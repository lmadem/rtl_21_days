==> flow/design.v <==
module FIFO #(
  parameter DEPTH   = 4,
  parameter DATA_W  = 4
)(
  input         wire              clk,
  input         wire              reset,
  input         wire              push_i,
  input         wire[DATA_W-1:0]  push_data_i,
  input         wire              pop_i,
  output        wire[DATA_W-1:0]  pop_data_o,
  output        wire              full_o,
  output        wire              empty_o
);
  logic [DATA_W - 1 : 0] mem [DEPTH - 1 : 0];  
  logic [$clog2(DEPTH) : 0] wp;  
  logic [$clog2(DEPTH) : 0] rp;  
  logic [DATA_W - 1 : 0] data_out;  
  always_ff @(posedge clk or posedge reset)
    begin
      if(reset)
        wp <= 0;
      else if(push_i & ~full_o)
        wp <= wp + 1;
      else
        wp <= wp;
    end
  always_ff @(posedge clk or posedge reset)
    begin
      if(reset)
        rp <= 0;
      else if(pop_i & ~empty_o)
        rp <= rp + 1;
      else
        rp <= rp;
    end
  assign full_o = (wp[$clog2(DEPTH)] != rp[$clog2(DEPTH)] &
                   wp[$clog2(DEPTH) - 1 : 0] == rp[$clog2(DEPTH) - 1 : 0]);
  assign empty_o = (wp == rp);
  always_ff @(posedge clk or posedge reset)
    begin
      if(reset)
        begin
          for(int i =0; i<DEPTH; i++)
            begin
              mem[i] <= 0;
            end
        end
      else if(push_i & ~full_o)
        mem[wp[$clog2(DEPTH) - 1 : 0]] <= push_data_i;
      else
        mem[wp[$clog2(DEPTH) - 1 : 0]] <= mem[wp[$clog2(DEPTH) - 1 : 0]] ;
    end
  always_ff @(posedge clk or posedge reset)
    begin
      if(reset)
        data_out <= 0;
      else if(pop_i & ~empty_o)
        data_out <= mem[rp[$clog2(DEPTH) - 1 : 0]];
      else
        data_out <= 0;
    end
  assign pop_data_o = data_out;
endmodule 
Step by step through the tools: FIFO --
What the tools print for FIFO, step after step. Lines are those of the file above, counted from 1. Library cell names are shortened. The mark - stands for no value.
Design: top FIFO, clock clk, library sky130hd, timing corner tt_025C_1v80

Elaborated design --
Yosys after proc, flatten, opt, wreduce and memory -nomap, before mapping. Print and check cells are not counted. Equal cells are merged and count once.
Word-level totals: output and inout bits 6, flip-flop bits (word level) 26, bits of input ports 8
Operators by class: equal/unequal tests 9, muxes and demuxes 15, bitwise gates (word level) 5, reductions and logical operators 2, $add $sub $neg 2
Operators by type and width (number):
- 4-bit two-way mux | 13
- 4-bit parallel mux with 4-bit select | 1
- 4-bit parallel mux with 3-bit select | 1
- 2-bit equality test (second input constant) | 4
- 3-bit by 1-bit adder with 3-bit output (second input constant) | 2
- 2-bit by 1-bit equality test with 1-bit output (second input constant) | 2
- 2-bit logical NOT | 2
- 1-bit bitwise AND | 3
- 3-bit equality test | 1
- 1-bit inverter | 2
- 2-bit equality test | 1
- 1-bit inequality test | 1

Longest topological paths --
Longest topological path by Yosys (ltp), each cell counted once; first at word level (registers and memories cut), then after technology mapping (sequential cells cut; the memories' decode and read muxes count).
Logic depth: word-level depth 5, ABC_AREA 0, depth in mapped cells 6, depth with buffers taken out 5

Netlist --
Source: synth_stat.txt of the flow (Yosys; design flattened, memories mapped). It holds for the ABC_AREA given above (unset counts as 0); a run with the other value may have another netlist.
Cells by type (number):
- dfrtp_1 | 26
- o311ai_0 | 18
- a211o_1 | 16
- o211ai_1 | 16
- ha_1 | 9
- and2_1 | 16
- a222oi_1 | 8
- nand2_1 | 20
- inv_1 | 10
- xnor2_1 | 4
- o21a_1 | 4
- clkbuf_1 | 7
- xor2_1 | 3
- nor2b_1 | 4
- xnor2_2 | 1
- buf_8 | 1
- mux2_4 | 1
- nor2_1 | 4
Other cell types: 6; their cells: 8.
Mapped netlist: mapped flip-flops 26, buffers 11, standard cells after synthesis 176, mapped area 1739.2 sq um

Path before layout --
Source: OpenSTA report_checks on the synthesized netlist (no wires, ideal clock, input and output delay 20% of the period each), path of least setup slack; recovery checks are left aside. Register names are those of the netlist, which keeps one name where synthesis merged equal registers.
Path after synthesis: kind register to register, start register wp[0], end register mem[1][1], period 2260 ps, path delay 1648 ps, data required time 2118 ps, time at the first pin 0 ps, slack 613 ps, stages on the path 6, buffers on the path 1, setup time 142 ps, data arrival time 1506 ps, synthesis period reached 1647 ps
"path delay" is the arrival time less input delay plus setup time. "stages on the path": output pins that drive a net of the path, with the launching flip-flop's if there is one; two outputs of one cell count as two. "synthesis period reached" = period - worst setup slack (recovery checks aside). The figure is calculated, with input and output delays left at 20% of the set period. The rows between start and end are the longest chain of elaborated cells between them; the timing report does not say that the signal goes this way. Where chains are equally long, one stands for them. Each line given opens the expression or statement behind the cell; cells for indexed reads and writes are added by Yosys, which also makes memories of some case tables. At most two assigning lines are given for a register; there are more. Where a signal picks the word or bit written, the line may be left out of the assigning lines.
On the way, after synthesis: cells stage by stage dfrtp_1 > ha_1 > clkbuf_1 > a222oi_1 > a211o_1 > o211ai_1, cells in the longest elaborated chain 5, elaborated cells on any way between the ends 11, classes of those cells eq/ne: 4; mux: 4; logic: 3
RTL lines, path after synthesis:
- from (decl) | RTL line 15 | logic [$clog2(DEPTH) : 0] wp;
- from (assign) | RTL line 23 | wp <= wp + 1;
- from (assign) | RTL line 25 | wp <= wp;
- 2-bit equality test | RTL line 37 | wp[$clog2(DEPTH) - 1 : 0] == rp[$clog2(DEPTH) - 1 : 0]);
- 1-bit bitwise AND | RTL line 36 | assign full_o = (wp[$clog2(DEPTH)] != rp[$clog2(DEPTH)] &
- 1-bit inverter | RTL line 48 | else if(push_i & ~full_o)
- 1-bit bitwise AND | RTL line 48
- 4-bit two-way mux | RTL line 48
- to (assign) | RTL line 45 | mem[i] <= 0;
- to (decl) | RTL line 14 | logic [DATA_W - 1 : 0] mem [DEPTH - 1 : 0];

Timing after layout --
Path of least setup slack in the final report of flow run 1 (OpenROAD, finished layout, wires in). Where an end is a register, its clock arrival counts in the times. The path's times are printed in steps of 10 ps; the period is the one set.
Path post-layout: kind register to register, start register wp[0], end register mem[2][0], time at the first pin 260 ps, period 2700 ps, stages on the path 7, setup time 120 ps, data arrival time 2260 ps, buffers on the path 1, slack 590 ps, data required time 2850 ps
The rows between start and end are the longest chain of elaborated cells between them; the timing report does not say that the signal goes this way. Where chains are equally long, one stands for them. At most two assigning lines are given for a register; there are more. Where a signal picks the word or bit written, the line may be left out of the assigning lines.
On the way, post-layout: cells stage by stage dfrtp_2 > inv_1 > ha_1 > clkinvlp_4 > buf_4 > a211o_1 > o211ai_1, cells in the longest elaborated chain 5, elaborated cells on any way between the ends 11, classes of those cells eq/ne: 4; mux: 4; logic: 3
RTL lines, path post-layout:
- from (decl) | RTL line 15 | logic [$clog2(DEPTH) : 0] wp;
- from (assign) | RTL line 23 | wp <= wp + 1;
- from (assign) | RTL line 25 | wp <= wp;
- 2-bit equality test | RTL line 37 | wp[$clog2(DEPTH) - 1 : 0] == rp[$clog2(DEPTH) - 1 : 0]);
- 1-bit bitwise AND | RTL line 36 | assign full_o = (wp[$clog2(DEPTH)] != rp[$clog2(DEPTH)] &
- 1-bit inverter | RTL line 48 | else if(push_i & ~full_o)
- 1-bit bitwise AND | RTL line 48
- 4-bit two-way mux | RTL line 48
- to (assign) | RTL line 45 | mem[i] <= 0;
- to (decl) | RTL line 14 | logic [DATA_W - 1 : 0] mem [DEPTH - 1 : 0];

Record of 2 stored runs of the RTL-to-layout flow on FIFO, platform sky130hd. The runs are unordered. Constraints: input delay and output delay 20% of the set period each, output load 0.01 pF.
"achieved period": clock period set for the run, less the worst setup slack. It is reckoned from that one timing run; input and output delays stay at 20% of the period that was set.
"time of the worst setup path": the worst setup path's part of the clock period (all of it between registers, 20% less for each end at a port) less its slack. A launch clock that arrives late makes it longer, a capture clock that arrives late makes it shorter.
"power consumption" is the tool's figure for a default switching activity; nothing was simulated.
"time of the worst setup path" is given in steps of 10 ps.

[flow run 1] flow files
==> flow/run.sh <==
#!/bin/bash
# the make line also repeats the synthesis and layout settings of config.mk as NAME=value (left out here)
make -C /OpenROAD-flow-scripts/flow DESIGN_CONFIG=/design/flow/config.mk WORK_HOME=/design/flow/orfs CLKGATE_MAP_FILE= finish
==> flow/config.mk <==
export PLATFORM = sky130hd
export DESIGN_NAME = FIFO
export DESIGN_NICKNAME = FIFO
export VERILOG_FILES = /design/flow/design.v
export SDC_FILE = /design/flow/constraint.sdc
export NUM_CORES = 4
export LEC_CHECK = 0
export CAP_MARGIN = 40
export CELL_PAD_IN_SITES_DETAIL_PLACEMENT = 2
export CORE_ASPECT_RATIO = 1.09
export CORE_MARGIN = 5
export CORE_UTILIZATION = 16
export GPL_ROUTABILITY_DRIVEN = 0
export MAX_ROUTING_LAYER = met4
export MIN_ROUTING_LAYER = met1
export PLACE_DENSITY = 0.77
export SETUP_SLACK_MARGIN = 0.67
export SLEW_MARGIN = 25
==> flow/constraint.sdc <==
create_clock -name core_clock -period 2.7 [get_ports {clk}]
set_input_delay 0.5400 -clock core_clock [delete_from_list [all_inputs] [get_ports {clk}]]
set_output_delay 0.5400 -clock core_clock [all_outputs]
set_load 0.01 [all_outputs]

[flow run 1] result: worst setup slack after layout 586 ps; power consumption 0.0033 W; achieved period 2114 ps; total negative slack 0 ps; final design utilization 21.7%; standard-cell area after routing 2285.9 sq um; chip area after synthesis (Yosys) 1739.2 sq um; time of the worst setup path 2110 ps; kind of the worst setup path register to register; area inside the die boundary 13056.9 sq um

[flow run 2] flow files
==> flow/run.sh <==
#!/bin/bash
# the make line also repeats the synthesis and layout settings of config.mk as NAME=value (left out here)
make -C /OpenROAD-flow-scripts/flow DESIGN_CONFIG=/design/flow/config.mk WORK_HOME=/design/flow/orfs CLKGATE_MAP_FILE= finish
==> flow/config.mk <==
export PLATFORM = sky130hd
export DESIGN_NAME = FIFO
export DESIGN_NICKNAME = FIFO
export VERILOG_FILES = /design/flow/design.v
export SDC_FILE = /design/flow/constraint.sdc
export NUM_CORES = 4
export LEC_CHECK = 0
export CAP_MARGIN = 20
export CORE_MARGIN = 2
export CORE_UTILIZATION = 55
export SLEW_MARGIN = 20
==> flow/constraint.sdc <==
create_clock -name core_clock -period 2.05 [get_ports {clk}]
set_input_delay 0.4100 -clock core_clock [delete_from_list [all_inputs] [get_ports {clk}]]
set_output_delay 0.4100 -clock core_clock [all_outputs]
set_load 0.01 [all_outputs]

[flow run 2] result: final design utilization 65.5%; chip area after synthesis (Yosys) 1739.2 sq um; total negative slack 0 ps; power consumption 0.003483 W; worst setup slack after layout 98 ps; achieved period 1952 ps; area inside the die boundary 3627.7 sq um; time of the worst setup path 1540 ps; kind of the worst setup path register to output; standard-cell area after routing 1983.2 sq um
