==> flow/design.v <==
module ValidReadyMem(input clk,  
                     input rst,  
                     input req_i,  
                     input req_rnw_i,  
                     input [3:0] req_addr_i, 
                     input [31:0] req_wdata_i,  
                     output req_ready_o,  
                     output [31:0] req_rdata_o);  
  logic [31:0] mem [15:0];  
  reg req_i_q;  
  wire req_raising_edge;  
  wire mem_wr;  
  wire mem_rd;  
  logic [3:0] ff;  
  logic [3:0] count;  
  always_ff @(posedge clk or posedge rst)
    begin
      if(rst)
        req_i_q <= 0;
      else
        req_i_q <= req_i;
    end
  assign req_raising_edge = req_i & ~req_i_q;
  assign mem_wr = req_i_q & (req_rnw_i == 0);
  assign mem_rd = req_i_q & (req_rnw_i == 1);
  always_ff @(posedge clk or posedge rst)
    begin
      if(rst)
        ff <= 4'hF;
      else 
        ff <= {ff[2:0], ff[1] ^ ff[3]};
    end
  always_ff @(posedge clk or posedge rst)
    begin
      if(rst)
        count <= 0;
      else if(req_raising_edge)
        count <= ff;
      else
        count <= count + 1;
    end
  always_ff @(posedge clk or posedge rst)
    begin
      if(rst)
        begin
          for(int i = 0; i<16; i++)
            begin
              mem[i] <= 0;
            end
        end
      else if(mem_wr & count == 0)
        mem[req_addr_i] <= req_wdata_i;
      else
        mem[req_addr_i] <= mem[req_addr_i];
    end
  assign req_ready_o = (count == 0);
  assign req_rdata_o = mem[req_addr_i] & {31{mem_rd}};
endmodule
## From RTL to reports: ValidReadyMem

What the tools print for ValidReadyMem, step after step.
Lines are those of the file above, counted from 1.
Operators carry their Yosys type and port widths (W data, S select, Z words).
The mark - stands for no value.

| set-up | value |
|---|---|
| top module | ValidReadyMem |
| clock | clk |
| standard-cell library | sky130hd |
| corner | tt_025C_1v80 |

## Word-level counts

Yosys after proc, flatten, opt, wreduce and memory -nomap, before mapping. Print and check cells are not counted. Equal cells are merged and count once.

| operators by class | value |
|---|---|
| $add $sub $neg | 1 |
| multiply operators | 0 |
| divide/modulo/power cells | 0 |
| magnitude comparators | 0 |
| equality and inequality tests | 15 |
| shift operators | 0 |
| muxes and demuxes | 51 |
| bitwise logic cells | 8 |
| reductions and logical operators | 2 |

Operator list:

| cell | count |
|---|---|
| $mux W32 | 48 |
| $pmux W32 S16 | 1 |
| $pmux W32 S15 | 1 |
| $and A32 B31 Y32 | 1 |
| $eq A4 B4 Y1 const B | 8 |
| $eq A4 B3 Y1 const B | 4 |
| $eq A4 B2 Y1 const B | 2 |
| $logic_not A4 Y1 | 2 |
| $and A1 B1 Y1 | 4 |
| $add A4 B1 Y4 const B | 1 |
| $eq A4 B1 Y1 const B | 1 |
| $mux W4 | 1 |
| $not A1 Y1 | 2 |
| $xor A1 B1 Y1 | 1 |

| bit counts | value |
|---|---|
| flip-flop bits (word level) | 521 |
| bits in latches | 0 |
| bits in writable memories | 0 |
| memory bits (read-only) | 0 |
| clocked read ports x word width | 0 |
| memories | 0 |
| bits of input ports | 40 |
| word-level cells | 96 |

## Logic depth

Longest topological path by Yosys (ltp), each cell counted once; first at word level (registers and memories cut), then after technology mapping (sequential cells cut; the memories' decode and read muxes count).

| depth | value |
|---|---|
| depth in word-level cells | 4 |
| ABC_AREA | 1 |
| mapped depth | 13 |
| gate-level depth less buffers | 10 |

## Mapped cells and area

Source: synth_stat.txt of the flow (Yosys; design flattened, memories mapped). It holds for the ABC_AREA given above (unset counts as 0); a run with the other value may have another netlist.
Totals and module areas in this step are rounded.

Cell types:

| cell type | count | area in all (um^2) |
|---|---|---|
| sky130_fd_sc_hd__dfrtp_1 | 501 | 1.25E+04 |
| sky130_fd_sc_hd__nand2_1 | 1305 | 4.9E+03 |
| sky130_fd_sc_hd__nand3_1 | 869 | 4.35E+03 |
| sky130_fd_sc_hd__nor2_1 | 179 | 671.894 |
| sky130_fd_sc_hd__clkbuf_1 | 145 | 544.272 |
| sky130_fd_sc_hd__buf_2 | 83 | 415.398 |
| sky130_fd_sc_hd__inv_1 | 104 | 390.374 |
| sky130_fd_sc_hd__buf_4 | 42 | 315.302 |
| sky130_fd_sc_hd__nand3_2 | 31 | 310.298 |
| sky130_fd_sc_hd__o211ai_1 | 31 | 232.723 |
| sky130_fd_sc_hd__nor2_2 | 28 | 175.168 |
| sky130_fd_sc_hd__a21oi_1 | 33 | 165.158 |
| sky130_fd_sc_hd__or2_1 | 26 | 162.656 |
| sky130_fd_sc_hd__o21ai_0 | 31 | 155.149 |
| sky130_fd_sc_hd__dfstp_2 | 4 | 105.101 |
| sky130_fd_sc_hd__buf_1 | 23 | 86.333 |
| sky130_fd_sc_hd__inv_2 | 22 | 82.579 |
| sky130_fd_sc_hd__buf_6 | 7 | 78.826 |

Not listed: further types 9, cells in them 20.

| mapped netlist | value |
|---|---|
| standard cells after synthesis | 3484 |
| chip area (Yosys) | 26000 um^2 |
| sequential area | 13000 um^2 |
| flip-flops | 505 |
| buffer cells | 300 |

## Worst setup path after synthesis

Path of least setup slack by OpenSTA after synthesis, without wires, with an ideal clock, recovery checks aside; 20% of the period is set as input and as output delay. Where synthesis merged equal registers, the netlist keeps one of their names.

| path post-synthesis | value |
|---|---|
| kind | input-to-output |
| from | in req_addr_i[1] |
| to | out req_rdata_o[19] |
| period | 4.93 ns |
| launch time at the first pin | 0.986 ns |
| arrival | 2.088 ns |
| required time | 3.944 ns |
| path slack | 1.856 ns |
| delay of the path | 1.102 ns |
| stages on the path | 7 |
| synthesis period reached | 3.074 ns |

"delay of the path" is the arrival time less input delay plus setup time.
A path that ends at an output port has no setup time.
"stages on the path" counts driving pins, that of a launching flip-flop among them; a cell with two outputs on the path counts twice.
"synthesis period reached" = period - worst setup slack (recovery checks aside). The figure is calculated, with input and output delays left at 20% of the set period.
Between the ends stands the longest chain of elaborated cells between them, by number of cells; it is not shown to be the way that was timed. Of several equally long chains one is given.
Each line given opens the expression or statement behind the cell; cells for indexed reads and writes are added by Yosys, which also makes memories of some case tables.

| on the way, post-synthesis | value |
|---|---|
| cell sequence | sky130_fd_sc_hd__nor2_2 -> sky130_fd_sc_hd__inv_1 -> sky130_fd_sc_hd__nor2_1 -> sky130_fd_sc_hd__buf_2 -> sky130_fd_sc_hd__buf_2 -> sky130_fd_sc_hd__nand2_1 -> sky130_fd_sc_hd__a21oi_1 |
| cells in the longest elaborated chain | 3 |
| elaborated cells between the ends (all ways) | 18 |
| those cells by class | eq/ne: 15; mux: 1; logic: 1; reduce/logical: 1 |

Ends and longest elaborated chain, post-synthesis:

| element | RTL line | source |
|---|---|---|
| from (decl) | 5 | `input [3:0] req_addr_i,` |
| $eq A4 B4 Y1 | 57 | `assign req_rdata_o = mem[req_addr_i] & {31{mem_rd}};` |
| $pmux W32 S16 | 57 |  |
| $and A32 B31 Y32 | 57 |  |
| to (decl) | 8 | `output [31:0] req_rdata_o);` |

## Worst path after layout

From the final timing report of run A: the path of least setup slack in the routed layout; clock arrival at registers is part of the times.

| path after layout | value |
|---|---|
| kind | input-to-output |
| from | in req_addr_i[3] |
| to | out req_rdata_o[6] |
| period | 2.73 ns |
| launch time at the first pin | 0.55 ns |
| arrival | 2.18 ns |
| required time | 2.18 ns |
| path slack | 0.00 ns |
| stages on the path | 14 |

Between the ends stands the longest chain of elaborated cells between them, by number of cells; it is not shown to be the way that was timed. Of several equally long chains one is given.

| on the way, after layout | value |
|---|---|
| cell sequence | sky130_fd_sc_hd__buf_8 -> sky130_fd_sc_hd__buf_6 -> sky130_fd_sc_hd__nor2_4 -> sky130_fd_sc_hd__buf_12 -> sky130_fd_sc_hd__buf_12 -> sky130_fd_sc_hd__buf_16 -> sky130_fd_sc_hd__nand3_1 -> sky130_fd_sc_hd__nand2_1 -> sky130_fd_sc_hd__nor2_1 -> sky130_fd_sc_hd__nand2_1 -> sky130_fd_sc_hd__nor2_4 -> sky130_fd_sc_hd__buf_12 -> sky130_fd_sc_hd__a21oi_2 -> sky130_fd_sc_hd__buf_2 |
| cells in the longest elaborated chain | 3 |
| elaborated cells between the ends (all ways) | 18 |
| those cells by class | eq/ne: 15; mux: 1; logic: 1; reduce/logical: 1 |

Ends and longest elaborated chain, after layout:

| element | RTL line | source |
|---|---|---|
| from (decl) | 5 | `input [3:0] req_addr_i,` |
| $eq A4 B4 Y1 | 57 | `assign req_rdata_o = mem[req_addr_i] & {31{mem_rd}};` |
| $pmux W32 S16 | 57 |  |
| $and A32 B31 Y32 | 57 |  |
| to (decl) | 8 | `output [31:0] req_rdata_o);` |

--- measured runs ---
Design ValidReadyMem on sky130hd. What follows are 2 stored runs of the flow, each under its own settings; their order means nothing. The constraints put input and output delay at 20% of the set period each and load the outputs with 0.01 pF.
Results are given in rounded form.

#### Run A

| setting | value |
|---|---|
| period_ns | `2.73` |
| CORE_UTILIZATION | `23` |
| PLACE_DENSITY_LB_ADDON | `0.12` |
| TNS_END_PERCENT | `80` |
| ABC_AREA | `1` |
| CTS_CLUSTER_SIZE | `55` |
| SLEW_MARGIN | `15` |
| CAP_MARGIN | `20` |
| CORE_MARGIN | `2` |

| result | value |
|---|---|
| netlist area reported by Yosys | 26000 um^2 |
| die footprint | 120000 um^2 |
| post-layout utilization | 31% |
| lowest setup slack | 0.005 ns |
| summed negative setup slack | 0.000 ns |
| smallest hold slack | 0.37 ns |

#### Run B

| setting | value |
|---|---|
| period_ns | `4.35` |
| CORE_UTILIZATION | `25` |
| SETUP_SLACK_MARGIN | `0.16` |
| PLACE_DENSITY | `0.62` |
| CORE_ASPECT_RATIO | `1.94` |
| CELL_PAD_IN_SITES_DETAIL_PLACEMENT | `1` |
| ABC_AREA | `0` |
| GPL_ROUTABILITY_DRIVEN | `0` |
| CAP_MARGIN | `35` |
| SLEW_MARGIN | `15` |
| CORE_MARGIN | `2` |

| result | value |
|---|---|
| netlist area reported by Yosys | 24000 um^2 |
| die footprint | 100000 um^2 |
| post-layout utilization | 30% |
| lowest setup slack | 0.19 ns |
| summed negative setup slack | 0.000 ns |
| smallest hold slack | 0.37 ns |
--- end ---
